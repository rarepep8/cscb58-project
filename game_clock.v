==> flow/design.v <==
module RateDivider(clk, rate, current_rate);
	input clk;
	input[28:0] rate;
	output[28:0] current_rate;
	reg[28:0] out= 0;
	assign current_rate = out;
	always @(posedge clk)
	begin
		if(out == 0)
			out <= rate;
		else
			out <= out - 1'b1;
	end
endmodule
module game_clock(CLOCK_50, NEW_CLOCK, NEW_PULSE, key_press);
	input CLOCK_50;
    output NEW_CLOCK;
	output NEW_PULSE;
	input key_press;
	reg Alternater_early = 0;
	reg Alternater =0;
	reg Enable;
	reg Enable_early;
	assign NEW_PULSE = Enable;
	assign NEW_CLOCK = Alternater;
	wire[28:0] counter_25;
	reg[28:0] wire_TBDMHz_reg = 28'b0000000010001011110000100000;
	wire[28:0] wire_TBDMHz;
	assign wire_TBDMHz[28:0] =  wire_TBDMHz_reg[28:0];
	RateDivider rDivider_25 (
		.clk(CLOCK_50),
		.rate(wire_TBDMHz),
		.current_rate(counter_25)
		);
	always@(posedge CLOCK_50)
	begin
		if(key_press)
			wire_TBDMHz_reg <= 28'b0000000010001011110000100000;
		Enable <= (counter_25 == 28'b0000000000000000000000000000) ? 1 : 0;
		if(Enable) begin
			if(wire_TBDMHz >= 28'b00000000000101111000010000)
				wire_TBDMHz_reg <= wire_TBDMHz_reg - 28'b0000000000000000000010000000;
			Alternater <= ~Alternater;
            end
	end
endmodule
; From RTL to reports: game_clock
; What the tools print for game_clock, step after step.
; Lines are those of the file above, counted from 1.
; Not given: n/a
[setup]
design = game_clock
clock = CLOCK_50
lib = sky130hd
lib_corner = tt_025C_1v80

; Word level
; Yosys after proc, flatten, opt, wreduce and memory -nomap, before mapping. Enables and synchronous resets that opt folds into registers are not counted as muxes. Memory bits, and registers merged into a memory's read port (data or address), are not among the register bits. Print and check cells are not counted. Equal cells are merged and count once.
[word_totals]
input_bits = 2
wordCells = 14
out_inout_bits = 2
register_bits = 60
[classes]
n_reduce_logical = 1
n_addsub = 2
n_logic = 1
compare = 1
mux = 5
[op_table]
columns = operator, count
row1 = 2-to-1 mux 29 bit, 4
row2 = subtractor 29 x 1 -> 29 bit with constant B, 1
row3 = greater-or-equal comparator 29 x 15 -> 1 bit with constant B, 1
row4 = subtractor 29 x 8 -> 29 bit with constant B, 1
row5 = logical NOT 29 bit, 1
row6 = NOT 1 bit, 1
row7 = 2-to-1 mux 1 bit, 1

; Longest topological paths
; Depth = most cells in a row (Yosys ltp): at word level without a register or memory, in the mapped netlist without a sequential cell, where the memories' decode and read muxes count.
[depth]
word_depth = 3
abc_area = 0
mapped_depth = 10
mapped_depth_nobuf = 8

; Synthesis result
; Source: synth_stat.txt of the flow (Yosys; design flattened, memories mapped). It holds for the ABC_AREA given above (unset counts as 0); a run with the other value may have another netlist.
[synth_totals]
buffers = 17
flip_flops = 60
cell_count = 329
seq_area_um2 = 1281.2
yosys_area_um2 = 2894.0
[by_type]
columns = cell, count, type_area_um2
row1 = sky130_fd_sc_hd__dfxtp_1, 52, 1.04E+03
row2 = sky130_fd_sc_hd__edfxtp_1, 8, 240.23
row3 = sky130_fd_sc_hd__nor2_1, 37, 138.883
row4 = sky130_fd_sc_hd__a21oi_1, 24, 120.115
row5 = sky130_fd_sc_hd__or3_1, 19, 118.864
row6 = sky130_fd_sc_hd__xnor2_1, 13, 113.859
row7 = sky130_fd_sc_hd__nor3_1, 22, 110.106
row8 = sky130_fd_sc_hd__nor4_1, 12, 75.072
row9 = sky130_fd_sc_hd__xor2_1, 8, 70.067
row10 = sky130_fd_sc_hd__nand2_1, 16, 60.058
row11 = sky130_fd_sc_hd__or4_1, 7, 52.55
row12 = sky130_fd_sc_hd__nand3_1, 9, 45.043
row13 = sky130_fd_sc_hd__a211o_1, 5, 43.792
row14 = sky130_fd_sc_hd__clkbuf_1, 11, 41.29
row15 = sky130_fd_sc_hd__inv_1, 11, 41.29
row16 = sky130_fd_sc_hd__o21ai_0, 8, 40.038
row17 = sky130_fd_sc_hd__and2_1, 6, 37.536
row18 = sky130_fd_sc_hd__a21boi_0, 4, 30.029
; Not listed: further types 35, cells in them 57.
; By module: a second synthesis without flattening, with its own total; a netlist apart from the flattened one above.
[hier_totals]
cells_unflattened = 351
hier_area_um2 = 3056.7
; Each row is one instance without its submodules.
[by_module]
columns = module, n_cells, mod_area_um2, mod_seq_area_um2, instances
row1 = game_clock, 172, 1555.2, 700.7, 1
row2 = RateDivider, 179, 1501.4, 580.6, 1

; Worst setup path after synthesis
; Path of least setup slack by OpenSTA after synthesis, without wires, with an ideal clock, recovery checks aside; 20% of the period is set as input and as output delay. Where synthesis merged equal registers, the netlist keeps one of their names.
[synth_path]
path_type = flip-flop to flip-flop
start = reg rDivider_25.out[19]
end = reg rDivider_25.out[17]
path_buffers = 2
setup_time_ns = 0.120
stages = 8
clock_period_ns = 3.15
arrival_time_ns = 2.494
path_delay_ns = 2.614
setup_slack_ns = 0.536
required_time_ns = 3.030
t_first_pin_ns = 0.000
period_less_setup_slack_ns = 2.614
; "path_delay_ns" = arrival - input delay + setup time.
; "stages" counts driving pins, that of a launching flip-flop among them; a cell with two outputs on the path counts twice.
; "period_less_setup_slack_ns" = period - worst setup slack (recovery checks aside). The figure is calculated, with input and output delays left at 20% of the set period.
; Between the ends stands the longest chain of elaborated cells between them, by number of cells; it is not shown to be the way that was timed. Of several equally long chains one is given.
; Each line given opens the expression or statement behind the cell; cells for indexed reads and writes are added by Yosys, which also makes memories of some case tables.
[synth_between]
path_cell_list = sky130_fd_sc_hd__dfxtp_1 > sky130_fd_sc_hd__or4_4 > sky130_fd_sc_hd__or4_1 > sky130_fd_sc_hd__buf_2 > sky130_fd_sc_hd__or4_1 > sky130_fd_sc_hd__buf_6 > sky130_fd_sc_hd__and4b_1 > sky130_fd_sc_hd__a211o_1
elab_chain_cells = 2
cone_cells = 2
classes_between = mux: 1; reduce/logical: 1
[synth_rtl]
columns = item, line_no
row1 = "start, declared", 5  ; reg[28:0] out= 0;
row2 = "start, assigned", 10  ; out <= rate;
row3 = "start, assigned", 12  ; out <= out - 1'b1;
row4 = logical NOT 29 bit, 9  ; if(out == 0)
row5 = 2-to-1 mux 29 bit, 9
row6 = "end, assigned", 10
row7 = "end, assigned", 12
row8 = "end, declared", 5

; Timing after layout
; From the final timing report of run 1: the path of least setup slack in the routed layout; clock arrival at registers is part of the times.
[layout_path]
path_type = flip-flop to flip-flop
start = reg wire_TBDMHz_reg[17]
end = reg wire_TBDMHz_reg[12]
required_time_ns = 5.00
setup_time_ns = 0.11
stages = 7
arrival_time_ns = 3.66
setup_slack_ns = 1.34
t_first_pin_ns = 0.33
clock_period_ns = 4.78
path_buffers = 0
; Between the ends stands the longest chain of elaborated cells between them, by number of cells; it is not shown to be the way that was timed. Of several equally long chains one is given.
[layout_between]
path_cell_list = sky130_fd_sc_hd__dfxtp_1 > sky130_fd_sc_hd__or3_1 > sky130_fd_sc_hd__or4_1 > sky130_fd_sc_hd__a211o_1 > sky130_fd_sc_hd__inv_1 > sky130_fd_sc_hd__nand2_1 > sky130_fd_sc_hd__o221a_2
elab_chain_cells = 3
cone_cells = 3
lines_between = 2
classes_between = compare: 1; mux: 2
[layout_rtl]
columns = item, line_no
row1 = "start, declared", 27  ; reg[28:0] wire_TBDMHz_reg = 28'b0000000010001011110000100000;
row2 = "start, assigned", 38  ; wire_TBDMHz_reg <= 28'b0000000010001011110000100000;
row3 = "start, assigned", 42  ; wire_TBDMHz_reg <= wire_TBDMHz_reg - 28'b0000000000000000000010000000;
row4 = greater-or-equal comparator 29 x 15 -> 1 bit, 41  ; if(wire_TBDMHz >= 28'b00000000000101111000010000)
row5 = 2-to-1 mux 29 bit, 41
row6 = 2-to-1 mux 29 bit, 40  ; if(Enable) begin
row7 = "end, assigned", 38
row8 = "end, assigned", 42
row9 = "end, declared", 27

; Settings and measured results of 2 stored flow runs for module game_clock (sky130hd), not sorted in any way. The constraints put input and output delay at 20% of the set period each and load the outputs with 0.01 pF.
; "period_less_ws_ns": clock period set for the run, less the worst setup slack. It is reckoned from that one timing run; input and output delays stay at 20% of the period that was set.
; By "total_power_uw" is meant OpenSTA's value without simulated activity: inputs other than the clock are taken to toggle once in ten clock periods, and the tool carries that through the logic.

[run 1: settings]
period_ns = 4.78
CAP_MARGIN = 20
CORE_MARGIN = 2
CORE_UTILIZATION = 40
SLEW_MARGIN = 20
[run 1: results]
tns_setup_ns = 0.000
synth_chip_area_um2 = 2894.0
total_power_uw = 908
worstSetupSlack_ns = 1.342
finish.utilization_pct = 44.1
period_less_ws_ns = 3.438
design_die_area_um2 = 7931.7

[run 2: settings]
period_ns = 2.94
CORE_UTILIZATION = 56
SETUP_SLACK_MARGIN = 0.02
PLACE_DENSITY = 0.36
CORE_ASPECT_RATIO = 1.14
CELL_PAD_IN_SITES_DETAIL_PLACEMENT = 0
TNS_END_PERCENT = 10
GPL_TIMING_DRIVEN = 1
CTS_CLUSTER_SIZE = 40
CTS_CLUSTER_DIAMETER = 51
CAP_MARGIN = 10
SLEW_MARGIN = 0
MIN_ROUTING_LAYER = met2
MAX_ROUTING_LAYER = met5
CORE_MARGIN = 2
[run 2: results]
tns_setup_ns = 0.000
synth_chip_area_um2 = 2894.0
total_power_uw = 1541
worstSetupSlack_ns = 0.183
finish.utilization_pct = 65.2
period_less_ws_ns = 2.757
design_die_area_um2 = 5760.2
