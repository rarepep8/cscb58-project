==> flow/design.v <==
module RateDivider(clk, rate, current_rate);
	input clk;
	input[28:0] rate;
	output[28:0] current_rate;
	reg[28:0] out= 0;
	assign current_rate = out;
	always @(posedge clk)
	begin
		if(out == 0)
			out <= rate;
		else
			out <= out - 1'b1;
	end
endmodule
module clock(CLOCK_50, clk_speed, current_number, collided, key_press);
	input CLOCK_50;  
	input[2:0] clk_speed;  
    input collided;  
    input key_press;  
	output [3:0] current_number;  
	reg[3:0] q = 4'b0;
	assign current_number = q;
	reg Enable;
	wire[28:0] counter_50;  
	wire[28:0] counter_1;  
	wire[28:0] counter_025;  
	wire[28:0] counter_05;  
    wire[28:0] counter_01;  
	wire[28:0] wire_025Hz = 28'b1011111010111100001000000000;
	wire[28:0] wire_05Hz = 28'b0101111101011110000100000000;
	wire[28:0] wire_1Hz = 28'b0010111110101111000010000000;
	wire[28:0] wire_01Hz = 28'b0000010011000100101101000000;
	wire[28:0] wire_50MHz = 28'b0000000000000000000000000001;
	RateDivider rDivider_50 (
		.clk(CLOCK_50),
		.rate(wire_50MHz),
		.current_rate(counter_50)
		);
	RateDivider rDivider_1 (
		.clk(CLOCK_50),
		.rate(wire_1Hz),
		.current_rate(counter_1)
		);
	RateDivider rDivider_05 (
		.clk(CLOCK_50),
		.rate(wire_05Hz),
		.current_rate(counter_05)
		);
	RateDivider rDivider_025 (
		.clk(CLOCK_50),
		.rate(wire_025Hz),
		.current_rate(counter_025)
		);
	RateDivider rDivider_01 (
        .clk(CLOCK_50),
        .rate(wire_01Hz),
        .current_rate(counter_01)
        );
	always@(posedge CLOCK_50)
	begin
		if (clk_speed == 3'd0)
			Enable <= (counter_50 == 28'b0000000000000000000000000000) ? 1 : 0;
		else if (clk_speed == 3'd1)
			Enable <= (counter_1 == 28'b0000000000000000000000000000) ? 1 : 0;
		else if (clk_speed == 3'd2)
			Enable <= (counter_05 == 28'b0000000000000000000000000000) ? 1 : 0;
		else if (clk_speed == 3'd3)
			Enable <= (counter_025 == 28'b0000000000000000000000000000) ? 1 : 0;
		else if (clk_speed == 3'd4)
			Enable <= (counter_01 == 28'b0000000000000000000000000000) ? 1 : 0;
	end
	always@(posedge CLOCK_50)
	begin
		if(q == 4'd10 || key_press == 1'b1)
			q <= 0;
		else if(Enable == 1'b1 && ~collided)
			q <= q + 1'b1;
	end
endmodule
Tool chain data of clock
What the tools print for clock, step after step.
Line numbers count from 1 in the design file above.
Operators carry their Yosys type and port widths (W data, S select, Z words).
Cell names lack the library's common part.
A cell with - has no value.

set-up
  design top = clock
  clock input = CLOCK_50
  cell library = sky130hd
  timing corner = tt_025C_1v80

Elaborated design
Yosys after proc, flatten, opt, wreduce and memory -nomap, before mapping. Memory bits, and registers merged into a memory's read port (data or address), are not among the register bits. Print and check cells are not counted. Equal cells are merged and count once.

word-level totals
  bits in writable memories = 0
  input port bits = 6
  memories = 0
  word-level cells = 38
  latch bits = 0
  output and inout bits = 4
  ROM bits = 0
  word width x clocked read ports = 0
  flip-flop bits (word level) = 150

operators by class
  add/subtract/negate cells = 6
  divide/modulo/power cells = 0
  reductions and logical operators = 9
  bitwise gates (word level) = 1
  shifts and indexed selects = 0
  order comparisons = 0
  multiply operators = 0
  muxes and demuxes = 10
  eq/ne operators = 5

operators with widths
  cell                     count
  $sub A29 B1 Y29 const B  5
  $logic_not A29 Y1        5
  $mux W1                  10
  $eq A3 B2 Y1 const B     2
  $reduce_bool A5 Y1       1
  $add A4 B1 Y4 const B    1
  $eq A4 B4 Y1 const B     1
  $eq A3 B1 Y1 const B     1
  $eq A3 B3 Y1 const B     1
  $logic_not A3 Y1         1
  $logic_and A1 B1 Y1      1
  $logic_or A1 B1 Y1       1
  $not A1 Y1               1

Logic depth
Longest topological path by Yosys (ltp), each cell counted once; first at word level (registers and memories cut), then after technology mapping (sequential cells cut; the memories' decode and read muxes count).

logic depth
  word-level depth = 7
  ABC_AREA = 0
  gate-level depth with buffers = 10
  mapped depth without buffers = 8

Mapped cells and area
Yosys stat after the flow's synthesis: flattened, memories mapped to cells. It holds for the ABC_AREA given above (unset counts as 0); a run with the other value may have another netlist.

cell types
  cell      count  total area (um^2)
  dfxtp_1   149    2.98E+03
  xnor2_1   70     613.088
  nor2_1    128    480.461
  xor2_1    39     341.578
  nor3_1    38     190.182
  nand2_1   48     180.173
  nor4_1    21     131.376
  or3_1     19     118.864
  or4_1     13     97.594
  ha_1      7      87.584
  a21oi_1   13     65.062
  nand3_1   13     65.062
  inv_1     16     60.058
  o21ai_0   9      45.043
  o31ai_1   6      45.043
  nand2b_1  7      43.792
  nor4_4    2      42.541
  clkbuf_1  10     37.536

Other cell types: 38; their cells: 68.

synthesis totals
  standard cells after synthesis = 676
  mapped flip-flops = 150
  sequential part of the area = 3012.9 um^2
  buffers = 15
  chip area (Yosys) = 6197.2 um^2

The figures by module come from a second, unflattened synthesis with its own total; it is not the netlist above.

unflattened totals
  cells (unflattened synthesis) = 977
  area total of the unflattened synthesis = 8130.3 um^2

Each row is one instance without its submodules.

modules
  module       area (um^2)  instances  cells  seq. area (um^2)
  RateDivider  1501.4       5          179    580.6
  clock        623.1        1          82     110.1

Timing after synthesis
Source: OpenSTA report_checks on the synthesized netlist (no wires, ideal clock, input and output delay 20% of the period each), path of least setup slack; recovery checks are left aside. Register names are those of the netlist, which keeps one name where synthesis merged equal registers.

timing post-synthesis
  path kind = reg2reg
  start point = register rDivider_50.out[12]
  end point = register Enable
  slack = 0.751 ns
  stages = 7
  path delay = 2.448 ns
  buffers on the path = 0
  arrival time = 2.296 ns
  library setup time = 0.152 ns
  time at the first pin = 0.000 ns
  required time = 3.048 ns
  period = 3.2 ns
  synthesis period reached = 2.449 ns

"path delay" is the arrival time less input delay plus setup time.
"stages": output pins that drive a net of the path, with the launching flip-flop's if there is one; two outputs of one cell count as two.
"synthesis period reached" is the clock period less the worst setup slack; recovery checks do not enter. This is arithmetic on one report: input and output delays are still those of the set period (20% each).
Between the ends stands the longest chain of elaborated cells between them, by number of cells; it is not shown to be the way that was timed. Of several equally long chains one is given.
Each line given opens the expression or statement behind the cell; cells for indexed reads and writes are added by Yosys, which also makes memories of some case tables.
A register here has more assigning lines than the two given.

on the way, post-synthesis
  cell sequence = dfxtp_1 or4_4 or4_4 nor3_2 nand2_1 or4_1 o22ai_1
  cells in the longest elaborated chain = 3
  elaborated cells between the ends (all ways) = 3
  classes of those cells = mux: 2; reduce/logical: 1

RTL lines, path post-synthesis
  element            line  text
  start, declared    5     reg[28:0] out= 0;
  start, assigned    10    out <= rate;
  start, assigned    12    out <= out - 1'b1;
  $logic_not A29 Y1  62    Enable <= (counter_50 == 28'b0000000000000000000000000000) ? 1 : 0;
  $mux W1            62
  $mux W1            61    if (clk_speed == 3'd0)
  end, assigned      62
  end, assigned      64    Enable <= (counter_1 == 28'b0000000000000000000000000000) ? 1 : 0;
  end, declared      23    reg Enable;

Path in the finished layout
From the final timing report of entry A: the path of least setup slack in the routed layout; clock arrival at registers is part of the times.

timing after layout
  path kind = reg2reg
  start point = register rDivider_50.out[11]
  end point = register rDivider_50.out[26]
  time at the first pin = 0.44 ns
  stages = 7
  arrival time = 2.80 ns
  buffers on the path = 0
  period = 2.23 ns
  slack = -0.24 ns
  library setup time = 0.10 ns
  required time = 2.56 ns

Between the ends stands the longest chain of elaborated cells between them, by number of cells; it is not shown to be the way that was timed. Of several equally long chains one is given.

on the way, after layout
  cell sequence = dfxtp_2 or4_4 or4_4 or3_4 or4_4 xor2_2 nor2_2
  cells in the longest elaborated chain = 1
  elaborated cells between the ends (all ways) = 2
  classes of those cells = add/sub: 1; reduce/logical: 1

RTL lines, path after layout
  element          line  text
  start, declared  5     reg[28:0] out= 0;
  start, assigned  10    out <= rate;
  start, assigned  12    out <= out - 1'b1;
  $sub A29 B1 Y29  12
  end, assigned    10
  end, assigned    12
  end, declared    5

Memo
Re: implementation data of clock

2 stored runs of clock in the flow (synthesis by Yosys, layout by OpenROAD, sky130hd cells), in arbitrary order. Constraints: input delay and output delay 20% of the set period each, output load 0.01 pF.

settings of entry A
{
  "period_ns": 2.23,
  "CORE_UTILIZATION": 25,
  "SETUP_SLACK_MARGIN": 0.61,
  "PLACE_DENSITY_LB_ADDON": 0.15,
  "CORE_ASPECT_RATIO": 0.6,
  "CORE_MARGIN": 4,
  "CELL_PAD_IN_SITES_GLOBAL_PLACEMENT": 0,
  "CELL_PAD_IN_SITES_DETAIL_PLACEMENT": 2,
  "GPL_TIMING_DRIVEN": 0,
  "CTS_CLUSTER_DIAMETER": 399,
  "CAP_MARGIN": 30,
  "MAX_ROUTING_LAYER": "met4",
  "SLEW_MARGIN": 20
}
report of entry A
yosys chip area after synthesis (um^2): 6197.2
finish__design__die__area: 27454.3
finish__design__instance__area__stdcell: 10297.4
finish__timing__setup__ws: -0.235
finish__timing__setup__tns: -4.572
finish__timing__hold__ws: 0.455

settings of entry B
{
  "period_ns": 1.9,
  "CORE_UTILIZATION": 27,
  "SETUP_SLACK_MARGIN": 0.42,
  "PLACE_DENSITY": 0.44,
  "HOLD_SLACK_MARGIN": 0.21,
  "CORE_ASPECT_RATIO": 1.68,
  "CORE_MARGIN": 6,
  "CELL_PAD_IN_SITES_GLOBAL_PLACEMENT": 3,
  "CELL_PAD_IN_SITES_DETAIL_PLACEMENT": 1,
  "TNS_END_PERCENT": 65,
  "ABC_AREA": 0,
  "MIN_ROUTING_LAYER": "met1",
  "MAX_ROUTING_LAYER": "met4",
  "CAP_MARGIN": 20,
  "SLEW_MARGIN": 20
}
report of entry B
yosys chip area after synthesis (um^2): 6197.2
finish__design__die__area: 26855.1
finish__design__instance__area__stdcell: 9756.9
finish__timing__setup__ws: -0.532
finish__timing__setup__tns: -28.001
finish__timing__hold__ws: 0.442
